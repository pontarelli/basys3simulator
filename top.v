==> flow/design.v <==
`timescale 1ns / 1ps
module seven_segment_sw(
    input logic  [3:0] sw,
    output logic [3:0] an,            
    output logic cg,cf,ce,cd,cc,cb,ca   
    );
    always_comb 
    begin
        an = 4'b1110;
	case (sw)
            4'b0: {cg,cf,ce,cd,cc,cb,ca} = 7'h40; 
            4'h1: {cg,cf,ce,cd,cc,cb,ca} = 7'h79;
            4'h2: {cg,cf,ce,cd,cc,cb,ca} = 7'h24;
            4'h3: {cg,cf,ce,cd,cc,cb,ca} = 7'h30;
            4'h4: {cg,cf,ce,cd,cc,cb,ca} = 7'h19;
            4'h5: {cg,cf,ce,cd,cc,cb,ca} = 7'h12;
            4'h6: {cg,cf,ce,cd,cc,cb,ca} = 7'h02;
            4'h7: {cg,cf,ce,cd,cc,cb,ca} = 7'h78;
            4'h8: {cg,cf,ce,cd,cc,cb,ca} = 7'h00;
            4'h9: {cg,cf,ce,cd,cc,cb,ca} = 7'h10;
            4'hA: {cg,cf,ce,cd,cc,cb,ca} = 7'h08;
            4'hB: {cg,cf,ce,cd,cc,cb,ca} = 7'h03;
            4'hC: {cg,cf,ce,cd,cc,cb,ca} = 7'h46;
            4'hD: {cg,cf,ce,cd,cc,cb,ca} = 7'h21;
            4'hE: {cg,cf,ce,cd,cc,cb,ca} = 7'h06;
            4'hF: {cg,cf,ce,cd,cc,cb,ca} = 7'h0E;
        endcase
    end
endmodule
`timescale 1ns / 1ps
module top(
    input logic clk,               
    input logic reset,             
    input logic KEYSIG_DATA,       
    input logic KEYSIG_CLK,        
    input logic [15:0] sw,               
    input logic up,down,left,right,        
    output logic [15:0] LED, 
    output logic[3:0] an,            
    output logic [7:0] seg,   
    output logic h_sync,            
    output logic v_sync,            
    output logic [3:0] R_VAL,        
    output logic [3:0] G_VAL,        
    output logic [3:0] B_VAL        
    );
    logic [63:0] counter,counter2;
    logic [3:0] cifra;
    logic [1:0] sel;
    always_ff @(posedge clk) begin
        if (reset==1) counter=0;
        else counter = counter +1;
    end
    assign sel= counter[20:19];
    assign {cifra,an}= (sel==2'b00) ? {counter2[3:0], 4'b0111 }:
                       (sel==2'b01) ? {counter2[7:4], 4'b1011}:
                       (sel==2'b10) ? {4'b0, 4'b1101}:
                                      {4'b0, 4'b1110};
    fsm fsm_inst(clk,reset,up,down,counter2[7:0]);
    seven_segment_sw ss(.sw(cifra), .an(), .ca(seg[0]), .cb(seg[1]), .cc(seg[2]), .cd(seg[3]), .ce(seg[4]), .cf(seg[5]), .cg(seg[6]));
endmodule
`timescale 1ns / 1ps
module fsm (
    input logic clk,
    input logic reset,
    input logic up,
    input logic down,
    output logic [7:0] count
);
logic pressed;
always_ff @( posedge clk ) begin 
    if (reset == 1'b1) begin
        count <= 8'b0;
        pressed <= 1'b0;
    end else begin
        if (up && !pressed) begin
            count <= count + 1'b1;
            pressed <= 1'b1;
        end else if (down && !pressed) begin
            count <= count - 1'b1;
        end else if (!down && !up) begin
            pressed <= 1'b0;
        end
    end
end
endmodule
# From RTL to reports: top
# The steps from the RTL of top to its reports follow in flow order.
# Line numbers count from 1 in the design file above.
# Operators: Yosys type, input widths -> output width; for muxes data width and select width s.
# Cell names lack the library's common part.
# Not given: -
# inputs
top	top
clock_port	clk
cell_library	sky130hd
pvt_corner	tt_025C_1v80

# Elaborated design
# Yosys after proc, flatten, opt, wreduce and memory -nomap, before mapping. Memory bits, and registers merged into a memory's read port (data or address), are not among the register bits. Print and check cells are not counted. Equal cells are merged and count once.
# Memory sizes are those after Yosys's memory passes, which may raise the word count (mostly to a power of two), join words into wider ones and drop unused or constant bits.
# bits
register_bits	73
latch_bits	0
ram_bits	0
romBits	112
clocked_rd_ports_x_width	0
n_memories	1
in_bits	24
output_inout_bits	42
word_cells	28
# op_classes
n_addsub	3
mul	0
div_mod_pow	0
compare	0
eq_ne	3
n_shift	0
n_mux	8
n_logic	0
reduce_logical	10
# mem_list
name	words	width	rd	wr	line_no	rtl
(no name shown)	16	7	1	0	10	case (sw)
# op_table
op	count
$add 64x1->64 const B	1
$mux 8	4
$add 8x1->8 const B	1
$sub 8x1->8 const B	1
$reduce_bool 2->1	2
$logic_and 1x1->1	3
$logic_not 1->1	3
$mux 1	3
$eq 2x1->1 const B	1
$ne 2x1->1 const B	1
$eq 2x2->1 const B	1
$logic_not 2->1	1
$reduce_and 2->1	1
$mux 2	1

# Logic depth
# Yosys ltp: most cells in a row. Word level: on the elaborated netlist, between registers, memories and ports. Mapped: between sequential cells and ports; inverters and the memories' decode and read muxes count.
# depth
word_depth	5
ABC_AREA	0
mapped_depth	8

# Mapped cells and area
# The flow's flattened synthesis, as Yosys stat reports it; memories are mapped. The netlist is that of the ABC_AREA named above (0 if unset); the other value can give another one.
# The area totals of this step are shown rounded.
# synth_totals
stdcells	248
mapped_area_um2	2100
seq_area_um2	600
ffs	30
# by_type
type	count
dfxtp_1	30
buf_4	39
ha_1	13
xor2_1	18
nor2_1	37
mux2i_1	11
nand3_1	16
xnor2_1	6
nand2_1	13
a21oi_1	9
nand2b_1	5
mux4_1	1
and3_1	4
nor4_4	1
fa_1	1
inv_1	5
o22ai_1	3
buf_2	3
# Not listed: further types 22, cells in them 33.
# By module: a second synthesis without flattening, with its own total; a netlist apart from the flattened one above.
# unflattened
cells_unflattened	261
area_unflattened_um2	2200
# Rows give one instance, submodules left out.
# modules
mod	instances	cells	mod_area_um2	seq_area_um2
top	1	149	1300	420
fsm	1	71	620	180
seven_segment_sw	1	41	310	0.0

# Worst setup path after synthesis
# OpenSTA on the mapped netlist: ideal clock, no wires. The path of least setup slack (recovery checks aside). Input and output delay are each 20% of the period. Register names are those of the netlist, which keeps one name where synthesis merged equal registers.
# synth_timing
path_kind	register -> output
start	reg counter[19]
end	out seg[3]
clock_period_ns	2.53
output_delay_ns	0.506
t_first_pin_ns	0.000
t_arrival_ns	1.826
required_ns	2.024
setup_slack_ns	0.198
delay_ns	1.826
driving_pins	9
period_less_setup_slack_ns	2.332
# "delay_ns" = arrival - input delay + setup time.
# A path that ends at an output port has no setup time.
# "driving_pins": output pins that drive a net of the path, with the launching flip-flop's if there is one; two outputs of one cell count as two.
# "period_less_setup_slack_ns" is the clock period less the worst setup slack; recovery checks do not enter. This is arithmetic on one report: input and output delays are still those of the set period (20% each).
# The rows between start and end are the longest chain of elaborated cells between them; the timing report does not say that the signal goes this way. Where chains are equally long, one stands for them.
# A line is the first line of the expression or statement that the cell stems from. Yosys adds cells for indexed reads and writes and turns some case tables into memories.
# The chain passes a memory read, where the word-level depth is cut; so it can be longer than that depth.
# synth_between
path_cell_list	dfxtp_1 buf_6 mux2i_1 nor2_1 inv_1 ha_1 inv_1 mux4_1 buf_4
elab_chain_len	4
cone_cells	5
lines_between	3
cone_classes	1 x eq/ne; 2 x mux; 1 x reduce/logical; 1 x memory
# synth_rtl
item	line_no	rtl
start, declared	47	logic [63:0] counter,counter2;
start, assigned	51	if (reset==1) counter=0;
start, assigned	52	else counter = counter +1;
$eq 2x1->1	56	(sel==2'b01) ? {counter2[7:4], 4'b1011}:
$mux 8	56
$mux 8	55	assign {cifra,an}= (sel==2'b00) ? {counter2[3:0], 4'b0111 }:
$mem_v2 16x7	10	case (sw)
end, declared	40	output logic [7:0] seg,
# Some nets on the timed path still bear RTL names; the line given drives or declares the net.
# synth_nets
net	line_no
ss.cd	10

# Worst path after layout
# From the final timing report of job 2: the path of least setup slack in the routed layout; clock arrival at registers is part of the times.
# layout_timing
path_kind	register -> output
start	reg counter[19]
end	out seg[3]
clock_period_ns	2.49
output_delay_ns	0.50
t_first_pin_ns	0.28
t_arrival_ns	1.94
required_ns	1.99
setup_slack_ns	0.05
driving_pins	8
# The rows between start and end are the longest chain of elaborated cells between them; the timing report does not say that the signal goes this way. Where chains are equally long, one stands for them.
# The chain passes a memory read, where the word-level depth is cut; so it can be longer than that depth.
# layout_between
path_cell_list	dfxtp_4 mux2i_2 nor2_2 inv_2 ha_4 inv_2 mux4_2 buf_6
elab_chain_len	4
cone_cells	5
lines_between	3
cone_classes	1 x eq/ne; 2 x mux; 1 x reduce/logical; 1 x memory
# layout_rtl
item	line_no	rtl
start, declared	47	logic [63:0] counter,counter2;
start, assigned	51	if (reset==1) counter=0;
start, assigned	52	else counter = counter +1;
$eq 2x1->1	56	(sel==2'b01) ? {counter2[7:4], 4'b1011}:
$mux 8	56
$mux 8	55	assign {cifra,an}= (sel==2'b00) ? {counter2[3:0], 4'b0111 }:
$mem_v2 16x7	10	case (sw)
end, declared	40	output logic [7:0] seg,

Wiki page: top / flow data

Top module top; platform sky130hd; tools Yosys and OpenROAD; 2 stored runs in no particular order. Input and output delays are each 20% of the period that was set; the output load is 0.01 pF.
By "achieved_period_ns" is meant the clock period of the run minus its worst setup slack. This is arithmetic on one report: input and output delays are still those of the set period (20% each).
"timing.worst_path_ns": the worst setup path's part of the clock period (all of it between registers, 20% less for each end at a port) less its slack. A launch clock that arrives late makes it longer, a capture clock that arrives late makes it shorter.
"power_mw" rests on the timing tool's default activity at the inputs, not on a simulated workload.
The measured numbers are rounded.

Job 1, flow files:
==> flow/run.sh <==
#!/bin/bash
# the make line also repeats the synthesis and layout settings of config.mk as NAME=value (left out here)
make -C /OpenROAD-flow-scripts/flow DESIGN_CONFIG=/design/flow/config.mk WORK_HOME=/design/flow/orfs CLKGATE_MAP_FILE= finish
==> flow/config.mk <==
export PLATFORM = sky130hd
export DESIGN_NAME = top
export DESIGN_NICKNAME = top
export VERILOG_FILES = /design/flow/design.v
export SDC_FILE = /design/flow/constraint.sdc
export NUM_CORES = 4
export LEC_CHECK = 0
export ABC_AREA = 0
export CAP_MARGIN = 20
export CELL_PAD_IN_SITES_DETAIL_PLACEMENT = 1
export CORE_MARGIN = 2
export CORE_UTILIZATION = 52
export CTS_CLUSTER_SIZE = 14
export GPL_ROUTABILITY_DRIVEN = 0
export MAX_ROUTING_LAYER = met4
export SETUP_SLACK_MARGIN = 0.3
export SLEW_MARGIN = 20
==> flow/constraint.sdc <==
create_clock -name core_clock -period 1.58 [get_ports {clk}]
set_input_delay 0.3160 -clock core_clock [delete_from_list [all_inputs] [get_ports {clk}]]
set_output_delay 0.3160 -clock core_clock [all_outputs]
set_load 0.01 [all_outputs]

Job 1: incomplete, clock tree synthesis halted on DPL-0033

Job 2, flow files:
==> flow/run.sh <==
#!/bin/bash
# the make line also repeats the synthesis and layout settings of config.mk as NAME=value (left out here)
make -C /OpenROAD-flow-scripts/flow DESIGN_CONFIG=/design/flow/config.mk WORK_HOME=/design/flow/orfs CLKGATE_MAP_FILE= finish
==> flow/config.mk <==
export PLATFORM = sky130hd
export DESIGN_NAME = top
export DESIGN_NICKNAME = top
export VERILOG_FILES = /design/flow/design.v
export SDC_FILE = /design/flow/constraint.sdc
export NUM_CORES = 4
export LEC_CHECK = 0
export CAP_MARGIN = 20
export CORE_ASPECT_RATIO = 0.53
export CORE_MARGIN = 2
export CORE_UTILIZATION = 49
export CTS_CLUSTER_SIZE = 87
export GPL_ROUTABILITY_DRIVEN = 1
export MAX_ROUTING_LAYER = met4
export PLACE_DENSITY = 0.83
export SLEW_MARGIN = 20
==> flow/constraint.sdc <==
create_clock -name core_clock -period 2.49 [get_ports {clk}]
set_input_delay 0.4980 -clock core_clock [delete_from_list [all_inputs] [get_ports {clk}]]
set_output_delay 0.4980 -clock core_clock [all_outputs]
set_load 0.01 [all_outputs]

==> results of job 2, as CSV <==
result,value
power_mw,1.7
hold_worst_slack_ns,0.48
design.die.area_um2,4800
post_synth_area_um2,2100
timing.worst_path_ns,1.94
critical_path_type,"register -> output"
total_negative_slack_ns,0.000
layout_utilization_frac,0.59
final_stdcell_area_um2,2400
setup_ws_ns,0.052
achieved_period_ns,2.438

==> flow/design.v <==
`timescale 1ns / 1ps
module ball_rom(
    input [2:0] addr,    
    output reg [7:0] data    
    );
    always @*
        case(addr)
            3'b000 :    data = 8'b00100100;  
            3'b001 :    data = 8'b01100110;  
            3'b010 :    data = 8'b11100111;  
            3'b011 :    data = 8'b00000000;  
            3'b100 :    data = 8'b00000000;  
            3'b101 :    data = 8'b11100111;  
            3'b110 :    data = 8'b01100110;  
            3'b111 :    data = 8'b00100100;  
        endcase
endmodule
module ball_rom4(
    input [3:0] addr,    
    output reg [15:0] data    
    );
    always @*
        case(addr)
            4'b0000 :    data = 16'b00000111_11100000;  
            4'b0001 :    data = 16'b00001111_11110000;  
            4'b0010 :    data = 16'b00001111_11110000;  
            4'b0011 :    data = 16'b00011111_11111000;  
            4'b0100 :    data = 16'b00111111_11111100;  
            4'b0101 :    data = 16'b01111111_11111110;  
            4'b0110 :    data = 16'b11111111_11111111;  
            4'b0111 :    data = 16'b11111111_11111111;  
            4'b1000 :    data = 16'b11111111_11111111;  
            4'b1001 :    data = 16'b11111111_11111111;  
            4'b1010 :    data = 16'b11111111_11111111;  
            4'b1011 :    data = 16'b01111111_11111110;  
            4'b1100 :    data = 16'b00111111_11111100;  
            4'b1101 :    data = 16'b00011111_11111000;  
            4'b1110 :    data = 16'b00001111_11110000;  
            4'b1111 :    data = 16'b00000111_11100000;  
        endcase
endmodule
`timescale 1ns / 1ps
module pixel_gen(
    input clk,  
    input reset,    
    input up,
    input down,
    input video_on,
    input [9:0] x,
    input [9:0] y,
    output reg [11:0] rgb
    );
    parameter X_MAX = 639;
    parameter Y_MAX = 479;
    wire refresh_tick;
    assign refresh_tick = ((y == 481) && (x == 0)) ? 1 : 0;  
    parameter X_WALL_L = 32;    
    parameter X_WALL_R = 39;     
    parameter X_PAD_L = 600;
    parameter X_PAD_R = 603;     
    wire [9:0] y_pad_t, y_pad_b;
    parameter PAD_HEIGHT = 72;   
    reg [9:0] y_pad_reg, y_pad_next;
    parameter PAD_VELOCITY = 6;      
    parameter BALL_SIZE = 8;
    wire [9:0] x_ball_l, x_ball_r;
    wire [9:0] y_ball_t, y_ball_b;
    reg [9:0] y_ball_reg, x_ball_reg;
    wire [9:0] y_ball_next, x_ball_next;
    reg [9:0] x_delta_reg, x_delta_next;
    reg [9:0] y_delta_reg, y_delta_next;
    parameter BALL_VELOCITY_POS = 2;
    parameter BALL_VELOCITY_NEG = -2;
    wire [2:0] rom_addr, rom_col;    
    wire [7:0] rom_data;              
    wire rom_bit;                    
    always @(posedge clk or posedge reset)
        if(reset) begin
            y_pad_reg <= 300;
            x_ball_reg <= 0;
            y_ball_reg <= 0;
            x_delta_reg <= 10'h002;
            y_delta_reg <= 10'h002;
        end
        else begin
            y_pad_reg <= y_pad_next;
            x_ball_reg <= x_ball_next;
            y_ball_reg <= y_ball_next;
            x_delta_reg <= x_delta_next;
            y_delta_reg <= y_delta_next;
        end
    ball_rom rom(.addr(rom_addr), .data(rom_data));
    wire wall_on, pad_on, sq_ball_on, ball_on;
    wire [11:0] wall_rgb, pad_rgb, ball_rgb, bg_rgb;
    assign wall_on = ((X_WALL_L <= x) && (x <= X_WALL_R)) ? 1 : 0;
    assign wall_rgb = 12'hAAA;       
    assign pad_rgb = 12'h0F0;        
    assign ball_rgb = 12'hF00;       
    assign bg_rgb = 12'h111;        
    assign y_pad_t = y_pad_reg;                              
    assign y_pad_b = y_pad_t + PAD_HEIGHT - 1;               
    assign pad_on = (X_PAD_L <= x) && (x <= X_PAD_R) &&      
                    (y_pad_t <= y) && (y <= y_pad_b);
    always @* begin
        y_pad_next = y_pad_reg;      
        if(refresh_tick)
            if(up & (y_pad_t > PAD_VELOCITY))
                y_pad_next = y_pad_reg - PAD_VELOCITY;   
	        else if(down & (y_pad_b < (Y_MAX - PAD_VELOCITY)))
                y_pad_next = y_pad_reg + PAD_VELOCITY;   
    end
    assign x_ball_l = x_ball_reg;
    assign y_ball_t = y_ball_reg;
    assign x_ball_r = x_ball_l + BALL_SIZE - 1;
    assign y_ball_b = y_ball_t + BALL_SIZE - 1;
    assign sq_ball_on = (x_ball_l <= x) && (x <= x_ball_r) &&
                        (y_ball_t <= y) && (y <= y_ball_b);
    assign rom_addr = y[2:0] - y_ball_t[2:0];    
    assign rom_col = x[2:0] - x_ball_l[2:0];     
    assign rom_bit = rom_data[rom_col];          
    assign ball_on = sq_ball_on & rom_bit;       
    assign x_ball_next = (refresh_tick) ? x_ball_reg + x_delta_reg : x_ball_reg;
    assign y_ball_next = (refresh_tick) ? y_ball_reg + y_delta_reg : y_ball_reg;
    always @* begin
        x_delta_next = x_delta_reg;
        y_delta_next = y_delta_reg;
        if(y_ball_t < 1)                                             
            y_delta_next = BALL_VELOCITY_POS;                        
        else if(y_ball_b > Y_MAX)                                    
            y_delta_next = BALL_VELOCITY_NEG;                        
        else if(x_ball_l <= X_WALL_R)                                
            x_delta_next = BALL_VELOCITY_POS;                        
        else if((X_PAD_L <= x_ball_r) && (x_ball_r <= X_PAD_R) &&
                (y_pad_t <= y_ball_b) && (y_ball_t <= y_pad_b))      
            x_delta_next = BALL_VELOCITY_NEG;                        
    end                    
    always @*
        if(~video_on)
            rgb = 12'h000;       
        else
            if(wall_on)
                rgb = wall_rgb;      
            else if(pad_on)
                rgb = pad_rgb;       
            else if(ball_on)
                rgb = ball_rgb;      
            else
                rgb = bg_rgb;        
endmodule
; ---- Tool chain data of pixel_gen
; Tool output for the design above, in the order of the flow.
; Line numbers count from 1 in the design file above.
; Cell names lack the library's common part.
; The mark n/a stands for no value.
[design]
top = pixel_gen
clk_port = clk
lib = sky130hd
lib_corner = tt_025C_1v80

; ---- Word-level counts
; Counts by Yosys on the flattened word-level netlist (proc, flatten, opt, wreduce; memories kept). Register bits leave out memories and registers merged into their read ports (data or address). Print and check cells are left out. Cells with the same type and inputs are merged into one.
; Memory sizes are those after Yosys's memory passes, which may raise the word count (mostly to a power of two), join words into wider ones and drop unused or constant bits.
[word_totals]
regBits = 50
mem_bits_ro = 48
memories = 1
input_bits = 25
out_inout_bits = 12
[op_classes]
add_sub_neg = 12
cmp = 19
n_eq = 1
shift = 1
n_mux = 12
logic = 5
reduce_logical = 17
[mem_list]
columns = name, words, width, rd, write_ports, line_no
row1 = (name not given), 8, 6, 1, 0, 7  ; case(addr)
[ops]
columns = operator, count
row1 = 10-bit <= comparator, 8
row2 = 10-bit 2-to-1 mux, 6
row3 = 12-bit 2-to-1 mux, 4
row4 = 10-bit by 1-bit subtractor with 10-bit output (second input constant), 3
row5 = 10-bit adder, 2
row6 = 10-bit <= comparator (first input constant), 2
row7 = 10-bit <= comparator (second input constant), 2
row8 = 10-bit by 4-bit adder with 10-bit output (second input constant), 2
row9 = 10-bit by 6-bit <= comparator with 1-bit output (second input constant), 2
row10 = 1-bit logical AND, 11
row11 = 10-bit by 1-bit < comparator with 1-bit output (second input constant), 1
row12 = 10-bit by 3-bit adder with 10-bit output (second input constant), 1
row13 = 10-bit by 3-bit subtractor with 10-bit output (second input constant), 1
row14 = 10-bit by 3-bit > comparator with 1-bit output (second input constant), 1
row15 = 10-bit by 7-bit adder with 10-bit output (second input constant), 1
row16 = 10-bit by 9-bit > comparator with 1-bit output (second input constant), 1
row17 = 10-bit by 9-bit < comparator with 1-bit output (second input constant), 1
row18 = 10-bit by 9-bit == test with 1-bit output (second input constant), 1
row19 = 10-bit logical NOT, 1
row20 = 6-bit by 10-bit <= comparator with 1-bit output (first input constant), 1
row21 = 8-bit by 3-bit variable part select with 1-bit output, 1
row22 = 2-bit nonzero test, 3
row23 = 3-bit subtractor, 2
row24 = 1-bit bitwise AND, 3
row25 = 3-bit AND reduction, 1
row26 = 1-bit NOT, 2
row27 = 2-bit AND reduction, 1
row28 = 1-bit 2-to-1 mux, 2

; ---- Depth
; Depth = most cells in a row (Yosys ltp): at word level without a register or memory, in the mapped netlist without a sequential cell, where the memories' decode and read muxes count.
[depth]
ltp_word = 11
ABC_AREA = 0
ltp_mapped = 14
depth_no_buf = 13

; ---- After synthesis
; Source: synth_stat.txt of the flow (Yosys; design flattened, memories mapped). It holds for the ABC_AREA given above (unset counts as 0); a run with the other value may have another netlist.
[synth_totals]
stdcells = 550
yosys_area_mm2 = 0.0044968
seq_area_mm2 = 0.0007307
flip_flops = 29
buf_cells = 20
[by_type]
columns = type, count
row1 = ha_1, 90
row2 = dfrtp_1, 25
row3 = xor2_1, 28
row4 = nor2_1, 51
row5 = inv_1, 48
row6 = xnor2_1, 20
row7 = o21ai_0, 34
row8 = a21oi_1, 32
row9 = nand2_1, 42
row10 = dfstp_2, 4
row11 = nand4_1, 16
row12 = fa_1, 4
row13 = a21o_1, 9
row14 = nor4_1, 9
row15 = clkbuf_1, 14
row16 = mux2i_1, 5
row17 = nand3_1, 10
row18 = a211oi_1, 6
; Not listed: further types 50, cells in them 103.
; By module: a second synthesis without flattening, with its own total; a netlist apart from the flattened one above.
[unflattened]
cells_unflattened = 521
area_unflattened_mm2 = 0.0043855
; Each row is one instance without its submodules.
[modules]
columns = mod, instances, n_cells, area_mm2, seq_area_mm2
row1 = pixel_gen, 1, 507, 0.0042616, 0.0007307
row2 = ball_rom, 1, 14, 0.0001239, 0

; ---- Timing after synthesis
; OpenSTA on the mapped netlist: ideal clock, no wires. The path of least setup slack (recovery checks aside). Input and output delay are each 20% of the period. Register names are those of the netlist, which keeps one name where synthesis merged equal registers.
[synth_path]
path_type = register -> output
start = register y_pad_reg[2]
end = output rgb[0]
clock_period_ns = 3.66
out_delay_ns = 0.732
launch_ns = 0.000
arrival_ns = 3.018
setup_slack_ns = -0.090
delay_ns = 3.018
stages = 14
n_path_buf = 1
synth_period_reached_ns = 3.75
; "delay_ns" = arrival - input delay + setup time.
; A path that ends at an output port has no setup time.
; "stages": output pins that drive a net of the path, with the launching flip-flop's if there is one; two outputs of one cell count as two.
; "synth_period_reached_ns" is the clock period less the worst setup slack; recovery checks do not enter. This is arithmetic on one report: input and output delays are still those of the set period (20% each).
; The rows between start and end are the longest chain of elaborated cells between them; the timing report does not say that the signal goes this way. Where chains are equally long, one stands for them.
; Each line given opens the expression or statement behind the cell; cells for indexed reads and writes are added by Yosys, which also makes memories of some case tables.
[synth_via]
cell_sequence = dfstp_2 clkbuf_1 inv_1 ha_1 and4b_1 o211ai_1 xor2_1 ha_1 nand2_1 o21ai_0 a21oi_1 o211ai_1 nor2b_1 nor2b_1
elab_chain_len = 7
cells_between = 9
cone_classes = add/sub: 2; compare: 2; mux: 3; reduce/logical: 2
[synth_lines]
columns = element, line_no
row1 = from (decl), 63  ; reg [9:0] y_pad_reg, y_pad_next;
row2 = from (assign), 79  ; y_pad_reg <= 300;
row3 = from (assign), 86  ; y_pad_reg <= y_pad_next;
row4 = 10-bit by 7-bit adder with 10-bit output, 101  ; assign y_pad_b = y_pad_t + PAD_HEIGHT - 1;
row5 = 10-bit by 1-bit subtractor with 10-bit output, 101
row6 = 10-bit <= comparator, 103  ; (y_pad_t <= y) && (y <= y_pad_b);
row7 = 1-bit logical AND, 102  ; assign pad_on = (X_PAD_L <= x) && (x <= X_PAD_R) &&
row8 = 12-bit 2-to-1 mux, 143  ; else if(pad_on)
row9 = 12-bit 2-to-1 mux, 141  ; if(wall_on)
row10 = 12-bit 2-to-1 mux, 138  ; if(~video_on)
row11 = to (decl), 51  ; output reg [11:0] rgb
; Some nets on the timed path still bear RTL names; the line given drives or declares the net.
[synth_named_nets]
columns = net, line_no
row1 = rgb[8], 138

; ---- Timing after layout
; From the final timing report of flow run A: the path of least setup slack in the routed layout; clock arrival at registers is part of the times.
[layout_path]
path_type = register -> output
start = register y_ball_reg[1]
end = output rgb[10]
clock_period_ns = 4.94
out_delay_ns = 0.99
launch_ns = 0.28
arrival_ns = 3.88
setup_slack_ns = 0.08
stages = 14
n_path_buf = 3
; The rows between start and end are the longest chain of elaborated cells between them; the timing report does not say that the signal goes this way. Where chains are equally long, one stands for them.
[layout_via]
cell_sequence = dfrtp_1 buf_4 or2_2 nand3_1 xor2_1 ha_1 nand4_1 nor2_1 a2111oi_1 buf_4 o221ai_1 a211oi_2 and2_1 clkdlybuf4s50_1
elab_chain_len = 9
cells_between = 14
cone_classes = add/sub: 3; compare: 2; shift: 1; mux: 4; logic: 1; reduce/logical: 2; memory: 1
[layout_lines]
columns = element, line_no
row1 = from (decl), 68  ; reg [9:0] y_ball_reg, x_ball_reg;
row2 = from (assign), 81  ; y_ball_reg <= 0;
row3 = from (assign), 88  ; y_ball_reg <= y_ball_next;
row4 = 10-bit by 4-bit adder with 10-bit output, 115  ; assign y_ball_b = y_ball_t + BALL_SIZE - 1;
row5 = 10-bit by 1-bit subtractor with 10-bit output, 115
row6 = 10-bit <= comparator, 117  ; (y_ball_t <= y) && (y <= y_ball_b);
row7 = 1-bit logical AND, 116  ; assign sq_ball_on = (x_ball_l <= x) && (x <= x_ball_r) &&
row8 = 1-bit bitwise AND, 121  ; assign ball_on = sq_ball_on & rom_bit;
row9 = 12-bit 2-to-1 mux, 145  ; else if(ball_on)
row10 = 12-bit 2-to-1 mux, 143  ; else if(pad_on)
row11 = 12-bit 2-to-1 mux, 141  ; if(wall_on)
row12 = 12-bit 2-to-1 mux, 138  ; if(~video_on)
row13 = to (decl), 51  ; output reg [11:0] rgb

FLOW RESULTS
============

Record of 2 stored runs of the RTL-to-layout flow on pixel_gen, platform sky130hd. The runs are unordered. Constraints: input delay and output delay 20% of the set period each, output load 0.01 pF.
"achieved_clock_period_ns" means the clock period less the worst setup slack. The figure is calculated, with input and output delays left at 20% of the set period.
"power_total_uw" is the tool's figure for a default switching activity; nothing was simulated.

# flow run A
==> flow/run.sh <==
#!/bin/bash
# the make line also repeats the synthesis and layout settings of config.mk as NAME=value (left out here)
make -C /OpenROAD-flow-scripts/flow DESIGN_CONFIG=/design/flow/config.mk WORK_HOME=/design/flow/orfs CLKGATE_MAP_FILE= finish
==> flow/config.mk <==
export PLATFORM = sky130hd
export DESIGN_NAME = pixel_gen
export DESIGN_NICKNAME = pixel_gen
export VERILOG_FILES = /design/flow/design.v
export SDC_FILE = /design/flow/constraint.sdc
export NUM_CORES = 4
export LEC_CHECK = 0
export CAP_MARGIN = 20
export CORE_ASPECT_RATIO = 1.29
export CORE_MARGIN = 2
export CORE_UTILIZATION = 36
export MAX_ROUTING_LAYER = met5
export MIN_ROUTING_LAYER = met1
export PLACE_DENSITY = 0.9
export SLEW_MARGIN = 0
==> flow/constraint.sdc <==
create_clock -name core_clock -period 4.94 [get_ports {clk}]
set_input_delay 0.9880 -clock core_clock [delete_from_list [all_inputs] [get_ports {clk}]]
set_output_delay 0.9880 -clock core_clock [all_outputs]
set_load 0.01 [all_outputs]

==> flow run A: results <==
holdWs_ns=0.545
stdcell_area_mm2=0.005225
achieved_clock_period_ns=4.864
synthesis_area_mm2=0.0044968
setup_ws_ns=0.076
power_total_uw=670.1
setup_tns_ns=0.000
die_footprint_mm2=0.0134083

# flow run B
==> flow/run.sh <==
#!/bin/bash
# the make line also repeats the synthesis and layout settings of config.mk as NAME=value (left out here)
make -C /OpenROAD-flow-scripts/flow DESIGN_CONFIG=/design/flow/config.mk WORK_HOME=/design/flow/orfs CLKGATE_MAP_FILE= finish
==> flow/config.mk <==
export PLATFORM = sky130hd
export DESIGN_NAME = pixel_gen
export DESIGN_NICKNAME = pixel_gen
export VERILOG_FILES = /design/flow/design.v
export SDC_FILE = /design/flow/constraint.sdc
export NUM_CORES = 4
export LEC_CHECK = 0
export ABC_AREA = 0
export CAP_MARGIN = 30
export CORE_MARGIN = 2
export CORE_UTILIZATION = 45
export CTS_CLUSTER_DIAMETER = 214
export GPL_TIMING_DRIVEN = 1
export PLACE_DENSITY_LB_ADDON = 0.01
export SETUP_SLACK_MARGIN = 0.73
export SLEW_MARGIN = 20
export TNS_END_PERCENT = 70
==> flow/constraint.sdc <==
create_clock -name core_clock -period 2.59 [get_ports {clk}]
set_input_delay 0.5180 -clock core_clock [delete_from_list [all_inputs] [get_ports {clk}]]
set_output_delay 0.5180 -clock core_clock [all_outputs]
set_load 0.01 [all_outputs]

==> flow run B: results <==
holdWs_ns=0.611
stdcell_area_mm2=0.0068003
achieved_clock_period_ns=3.782
synthesis_area_mm2=0.0044968
setup_ws_ns=-1.192
power_total_uw=1162
setup_tns_ns=-9.934
die_footprint_mm2=0.0108087
